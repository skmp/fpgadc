==> flow/design.v <==
module sh4a_decode(
    input clk,
    input reset,
    input [15:0] insn,
    output reg insn_valid,
    output reg insn_privileged,
    output reg src1_valid,
    output reg [5:0] src1_reg,
    output reg src2_valid,
    output reg [5:0] src2_reg,
    output reg dest_valid,
    output reg [5:0] dest_reg,
    output reg imm_valid,
    output reg [31:0] imm,
    output reg [5:0] op
);
localparam ADD = 6'd0;
localparam SUBTRACT = 6'd1;
localparam MULTIPLY = 6'd2;
localparam DIVIDE = 6'd3;
localparam AND = 6'd4;
localparam OR = 6'd5;
localparam XOR = 6'd6;
localparam LOAD8 = 6'd8;
localparam STORE8 = 6'd9;
localparam LOAD16 = 6'd10;
localparam STORE16 = 6'd11;
localparam LOAD32 = 6'd12;
localparam STORE32 = 6'd13;
localparam ILLEGAL = 6'd63;
localparam REG0_BANK0   = 6'd0;
localparam REG1_BANK0   = 6'd1;
localparam REG2_BANK0   = 6'd2;
localparam REG3_BANK0   = 6'd3;
localparam REG4_BANK0   = 6'd4;
localparam REG5_BANK0   = 6'd5;
localparam REG6_BANK0   = 6'd6;
localparam REG7_BANK0   = 6'd7;
localparam REG8         = 6'd8;
localparam REG9         = 6'd9;
localparam REG10        = 6'd10;
localparam REG11        = 6'd11;
localparam REG12        = 6'd12;
localparam REG13        = 6'd13;
localparam REG14        = 6'd14;
localparam REG15        = 6'd15;
localparam REG0_BANK1   = 6'd16;
localparam REG1_BANK1   = 6'd17;
localparam REG2_BANK1   = 6'd18;
localparam REG3_BANK1   = 6'd19;
localparam REG4_BANK1   = 6'd20;
localparam REG5_BANK1   = 6'd21;
localparam REG6_BANK1   = 6'd21;
localparam REG7_BANK1   = 6'd23;
localparam REG_MACL     = 6'd24;
localparam REG_MACH     = 6'd25;
localparam REG_FPUL     = 6'd26;
localparam REG_CONST_0  = 6'd31;
localparam REG_CONST_1  = 6'd32;
localparam REG_FR0      = 6'd32;
localparam REG_FR1      = 6'd33;
localparam REG_FR2      = 6'd34;
localparam REG_FR3      = 6'd35;
localparam REG_FR4      = 6'd36;
localparam REG_FR5      = 6'd37;
localparam REG_FR6      = 6'd38;
localparam REG_FR7      = 6'd39;
localparam REG_FR8      = 6'd40;
localparam REG_FR9      = 6'd41;
localparam REG_FR10     = 6'd42;
localparam REG_FR11     = 6'd43;
localparam REG_FR12     = 6'd44;
localparam REG_FR13     = 6'd45;
localparam REG_FR14     = 6'd46;
localparam REG_FR15     = 6'd47;
localparam REG_XFR0     = 6'd48;
localparam REG_XFR1     = 6'd49;
localparam REG_XFR2     = 6'd50;
localparam REG_XFR3     = 6'd51;
localparam REG_XFR4     = 6'd52;
localparam REG_XFR5     = 6'd53;
localparam REG_XFR6     = 6'd54;
localparam REG_XFR7     = 6'd55;
localparam REG_XFR8     = 6'd56;
localparam REG_XFR9     = 6'd57;
localparam REG_XFR10    = 6'd58;
localparam REG_XFR11    = 6'd59;
localparam REG_XFR12    = 6'd60;
localparam REG_XFR13    = 6'd61;
localparam REG_XFR14    = 6'd62;
localparam REG_XFR15    = 6'd63;
wire [5:0] RM = {2'b0, insn[7:4]};
wire [5:0] RN = {2'b0, insn[11:8]};
localparam STATE_DECODE = 2'b01;
localparam STATE_DECTEST = 2'b10;
reg [1:0] state;
always @(posedge clk) begin
    {insn_valid, insn_privileged, src1_valid, src2_valid, dest_valid, imm_valid} <= 6'b0;
    op <= ILLEGAL;
    if (reset) begin
        state <= STATE_DECODE;
    end 
    else if (state == STATE_DECODE) begin
        casez (insn)
            16'h0??7: begin  
                {insn_valid, src1_valid, src2_valid} <= 3'b111;
                src1_reg <= RM;
                src2_reg <= RN;
                op <= MULTIPLY;
            end
            16'h0009: begin  
                {insn_valid, src1_valid, src2_valid, dest_valid} <= 4'b1111;
                src1_reg <= REG_CONST_0;
                src2_reg <= REG_CONST_0;
                dest_reg <= REG_CONST_0;
                op <= ADD;
            end
            16'h0?1A: begin  
                {insn_valid, src1_valid, src2_valid, dest_valid} <= 4'b1111;
                src1_reg <= REG_MACL;
                src2_reg <= REG_CONST_0;
                dest_reg <= RN;
                op <= ADD;
            end
            16'h0?5A: begin  
                {insn_valid, src1_valid, src2_valid, dest_valid} <= 4'b1111;
                src1_reg <= REG_FPUL;
                src2_reg <= REG_CONST_0;
                dest_reg <= RN;
                op <= ADD;
            end
            16'h2??0: begin  
                {insn_valid, src1_valid, src2_valid} <= 3'b111;
                src1_reg <= RM;
                src2_reg <= RN;
                op <= STORE8;
            end
            16'h2??1: begin  
                {insn_valid, src1_valid, src2_valid} <= 3'b111;
                src1_reg <= RM;
                src2_reg <= RN;
                op <= STORE16;
            end
            16'h2??2: begin  
                {insn_valid, src1_valid, src2_valid} <= 3'b111;
                src1_reg <= RM;
                src2_reg <= RN;
                op <= STORE32;
            end
            16'h2??9: begin  
                {insn_valid, src1_valid, src2_valid, dest_valid} <= 4'b1111;
                src1_reg <= RN;
                src2_reg <= RM;
                dest_reg <= RN;
                op <= AND;
            end
            16'h2??A: begin  
                {insn_valid, src1_valid, src2_valid, dest_valid} <= 4'b1111;
                src1_reg <= RN;
                src2_reg <= RM;
                dest_reg <= RN;
                op <= XOR;
            end
            16'h3??8: begin  
                {insn_valid, src1_valid, src2_valid, dest_valid} <= 4'b1111;
                src1_reg <= RN;
                src2_reg <= RM;
                dest_reg <= RN;
                op <= SUBTRACT;
            end
            16'h3??C: begin  
                {insn_valid, src1_valid, src2_valid, dest_valid} <= 4'b1111;
                src1_reg <= RN;
                src2_reg <= RM;
                dest_reg <= RN;
                op <= ADD;
            end
            16'h4?10: begin  
                {insn_valid, src1_valid, src2_valid, dest_valid} <= 4'b1111;
                src1_reg <= RN;
                src2_reg <= REG_CONST_1;
                dest_reg <= RN;
                op <= SUBTRACT;
            end
            16'h4?5A: begin  
                {insn_valid, src1_valid, src2_valid, dest_valid} <= 4'b1111;
                src1_reg <= REG_FPUL;
                src2_reg <= REG_CONST_0;
                dest_reg <= RN;
                op <= ADD;
            end
            16'h6??B: begin  
                {insn_valid, src1_valid, src2_valid, dest_valid} <= 4'b1111;
                src1_reg <= REG_CONST_0;
                src2_reg <= RM;
                dest_reg <= RN;
                op <= SUBTRACT;
            end
        endcase
    end
end
endmodule
======== Step by step through the tools: sh4a_decode ========
What the tools print for sh4a_decode, step after step.
Lines are those of the file above, counted from 1.
Operators carry their Yosys type and port widths (W data, S select, Z words).
Library cell names are shortened.
Not given: -
inputs
  top module .............................. sh4a_decode
  clock ................................... clk
  cell library ............................ sky130hd
  library corner .......................... tt_025C_1v80

======== Word level ========
Yosys after proc, flatten, opt, wreduce and memory -nomap, before mapping. Memory bits, and registers merged into a memory's read port (data or address), are not among the register bits. Print and check cells are not counted. Equal cells are merged and count once.
cells by class
  reductions and logical operators ........ 17
  eq/ne operators ......................... 14
  mux-type cells .......................... 6
  bitwise logic cells ..................... 1
operators with widths
  cell                    count
  $eq A8 B6 Y1 const B    7
  $pmux W6 S8             1
  $pmux W6 S5             1
  $eq A12 B11 Y1 const B  2
  $pmux W6 S4             1
  $eq A16 B4 Y1 const B   1
  $reduce_or A5 Y1        3
  $reduce_or A14 Y1       1
  $eq A12 B5 Y1 const B   1
  $eq A12 B7 Y1 const B   1
  $pmux W6 S2             1
  $reduce_or A10 Y1       1
  $reduce_or A9 Y1        1
  $reduce_or A4 Y1        2
  $eq A8 B3 Y1 const B    1
  $eq A8 B7 Y1 const B    1
  $reduce_and A2 Y1       3
  $reduce_bool A5 Y1      1
  $reduce_or A2 Y1        2
  $reduce_bool A4 Y1      1
  $reduce_or A3 Y1        1
  $mux W3                 1
  $reduce_bool A2 Y1      1
  $not A1 Y1              1
  $mux W1                 1
word-level totals
  register bits after elaboration ......... 28

======== Longest topological paths ========
Longest topological path by Yosys (ltp), each cell counted once; first at word level (registers and memories cut), then after technology mapping (sequential cells cut; the memories' decode and read muxes count).
logic depth
  depth in word-level cells ............... 4
  ABC_AREA ................................ 1
  mapped depth ............................ 10

======== Netlist ========
Source: synth_stat.txt of the flow (Yosys; design flattened, memories mapped). It holds for the ABC_AREA given above (unset counts as 0); a run with the other value may have another netlist.
mapped netlist
  flip-flop cells ......................... 23
  cell count .............................. 211
  synthesis area .......................... 1607.8 um2
  buffer cells ............................ 39
cell types
  cell type  count  total area (um2)
  edfxtp_1   16     480.461
  buf_4      39     292.781
  nand2_1    51     191.434
  dfxtp_1    7      140.134
  nor2_1     24     90.086
  nand3_1    16     80.077
  inv_1      20     75.072
  nor2_4     3      33.782
  nand4_1    5      31.28
  nor2_2     5      31.28
  inv_2      7      26.275
  nand2_2    4      25.024
  nand2_4    2      22.522
  a21oi_1    4      20.019
  nand3_2    2      20.019
  nand3_4    1      17.517
  o21ai_2    1      8.758
  a31oi_1    1      6.256
Other cell types: 3; their cells: 3.

======== Timing after synthesis ========
Path of least setup slack by OpenSTA after synthesis, without wires, with an ideal clock, recovery checks aside; 20% of the period is set as input and as output delay. Where synthesis merged equal registers, the netlist keeps one of their names.
timing path after synthesis
  kind .................................... in2reg
  start ................................... in insn[15]
  end ..................................... reg dest_reg[0]
  external input delay .................... 0.428 ns
  arrival time ............................ 1.365 ns
  delay of the path ....................... 1.288 ns
  period .................................. 2.14 ns
  stages .................................. 7
  slack ................................... 0.424 ns
  period reached after synthesis .......... 1.716 ns
"delay of the path" is the arrival time less input delay plus setup time.
"stages": output pins that drive a net of the path, with the launching flip-flop's if there is one; two outputs of one cell count as two.
"period reached after synthesis" is the clock period less the worst setup slack; recovery checks do not enter. This is arithmetic on one report: input and output delays are still those of the set period (20% each).
Between the ends stands the longest chain of elaborated cells between them, by number of cells; it is not shown to be the way that was timed. Of several equally long chains one is given.
Each line given opens the expression or statement behind the cell; cells for indexed reads and writes are added by Yosys, which also makes memories of some case tables.
At most two assigning lines are given for a register; there are more.
The path ends at the enable pin of a flip-flop; only ways to that pin are counted.
between the ends, after synthesis
  cell sequence ........................... inv_1 -> nand2_1 -> nor2_1 -> nand3_1 -> nand3_1 -> nor2_4 -> a21oi_1
  length of the longest elaborated chain .. 4
  elaborated cells on any way between the ends .. 13
  source lines of those cells ............. 1
  those cells by class .................... eq/ne (10); reduce/logical (3)
RTL lines, path after synthesis
  item                RTL line  RTL
  start: declaration  4         input [15:0] insn,
  $eq A8 B7 Y1        104       casez (insn)
  $reduce_or A9 Y1    -
  $reduce_bool A2 Y1  -
  $reduce_and A2 Y1   -
  end: assignment     115       dest_reg <= REG_CONST_0;
  end: assignment     122       dest_reg <= RN;
  end: declaration    12        output reg [5:0] dest_reg,

======== Worst path after layout ========
Path of least setup slack in the final report of run 2 (OpenROAD, finished layout, wires in). Where an end is a register, its clock arrival counts in the times.
timing path post-layout
  kind .................................... in2reg
  start ................................... in insn[5]
  end ..................................... reg dest_reg[3]
  arrival time ............................ 1.49 ns
  stages .................................. 10
  period .................................. 1.7 ns
  external input delay .................... 0.34 ns
  slack ................................... 0.19 ns
Between the ends stands the longest chain of elaborated cells between them, by number of cells; it is not shown to be the way that was timed. Of several equally long chains one is given.
At most two assigning lines are given for a register; there are more.
The path ends at the enable pin of a flip-flop; only ways to that pin are counted.
between the ends, post-layout
  cell sequence ........................... dlygate4sd2_1 -> buf_4 -> nor2_2 -> nand2_2 -> nor2_1 -> nand2_1 -> nand2_1 -> nor2_1 -> a21oi_2 -> buf_6
  length of the longest elaborated chain .. 4
  elaborated cells on any way between the ends .. 8
  source lines of those cells ............. 1
  those cells by class .................... eq/ne (5); reduce/logical (3)
RTL lines, path post-layout
  item                RTL line  RTL
  start: declaration  4         input [15:0] insn,
  $eq A12 B11 Y1      104       casez (insn)
  $reduce_or A9 Y1    -
  $reduce_bool A2 Y1  -
  $reduce_and A2 Y1   -
  end: assignment     115       dest_reg <= REG_CONST_0;
  end: assignment     122       dest_reg <= RN;
  end: declaration    12        output reg [5:0] dest_reg,

Lab notebook: sh4a_decode

Design sh4a_decode on sky130hd. What follows are 2 stored runs of the flow, each under its own settings; their order means nothing. The constraints put input and output delay at 20% of the set period each and load the outputs with 0.01 pF.
By "achieved clock period (ns)" is meant the clock period of the run minus its worst setup slack. This is arithmetic on one report: input and output delays are still those of the set period (20% each).
"finish__power__total": no workload was simulated; the value follows from the tool's default switching activity.

Flow files of run 1
==> flow/run.sh <==
#!/bin/bash
# the make line also repeats the synthesis and layout settings of config.mk as NAME=value (left out here)
make -C /OpenROAD-flow-scripts/flow DESIGN_CONFIG=/design/flow/config.mk WORK_HOME=/design/flow/orfs CLKGATE_MAP_FILE= finish
==> flow/config.mk <==
export PLATFORM = sky130hd
export DESIGN_NAME = sh4a_decode
export DESIGN_NICKNAME = sh4a_decode
export VERILOG_FILES = /design/flow/design.v
export SDC_FILE = /design/flow/constraint.sdc
export NUM_CORES = 4
export LEC_CHECK = 0
export CAP_MARGIN = 20
export CELL_PAD_IN_SITES_DETAIL_PLACEMENT = 1
export CORE_ASPECT_RATIO = 0.67
export CORE_MARGIN = 5
export CORE_UTILIZATION = 71
export CTS_CLUSTER_SIZE = 67
export GPL_ROUTABILITY_DRIVEN = 1
export PLACE_DENSITY_LB_ADDON = 0.05
export SLEW_MARGIN = 20
==> flow/constraint.sdc <==
create_clock -name core_clock -period 1.69 [get_ports {clk}]
set_input_delay 0.3380 -clock core_clock [delete_from_list [all_inputs] [get_ports {clk}]]
set_output_delay 0.3380 -clock core_clock [all_outputs]
set_load 0.01 [all_outputs]

report of run 1: did not finish, place, FLW-0024

Flow files of run 2
==> flow/run.sh <==
#!/bin/bash
# the make line also repeats the synthesis and layout settings of config.mk as NAME=value (left out here)
make -C /OpenROAD-flow-scripts/flow DESIGN_CONFIG=/design/flow/config.mk WORK_HOME=/design/flow/orfs CLKGATE_MAP_FILE= finish
==> flow/config.mk <==
export PLATFORM = sky130hd
export DESIGN_NAME = sh4a_decode
export DESIGN_NICKNAME = sh4a_decode
export VERILOG_FILES = /design/flow/design.v
export SDC_FILE = /design/flow/constraint.sdc
export NUM_CORES = 4
export LEC_CHECK = 0
export ABC_AREA = 1
export CAP_MARGIN = 20
export CELL_PAD_IN_SITES_GLOBAL_PLACEMENT = 1
export CORE_ASPECT_RATIO = 1.15
export CORE_MARGIN = 2
export CORE_UTILIZATION = 35
export CTS_CLUSTER_SIZE = 83
export GPL_ROUTABILITY_DRIVEN = 1
export MAX_ROUTING_LAYER = met5
export SETUP_SLACK_MARGIN = 0.12
export SLEW_MARGIN = 20
==> flow/constraint.sdc <==
create_clock -name core_clock -period 1.7 [get_ports {clk}]
set_input_delay 0.3400 -clock core_clock [delete_from_list [all_inputs] [get_ports {clk}]]
set_output_delay 0.3400 -clock core_clock [all_outputs]
set_load 0.01 [all_outputs]

report of run 2
yosys chip area after synthesis (um^2): 1607.8
finish__design__die__area: 5152.9
finish__design__instance__utilization: 0.5266
finish__timing__setup__ws: 0.192
finish__power__total: 1.150e-03
achieved clock period (ns): 1.508
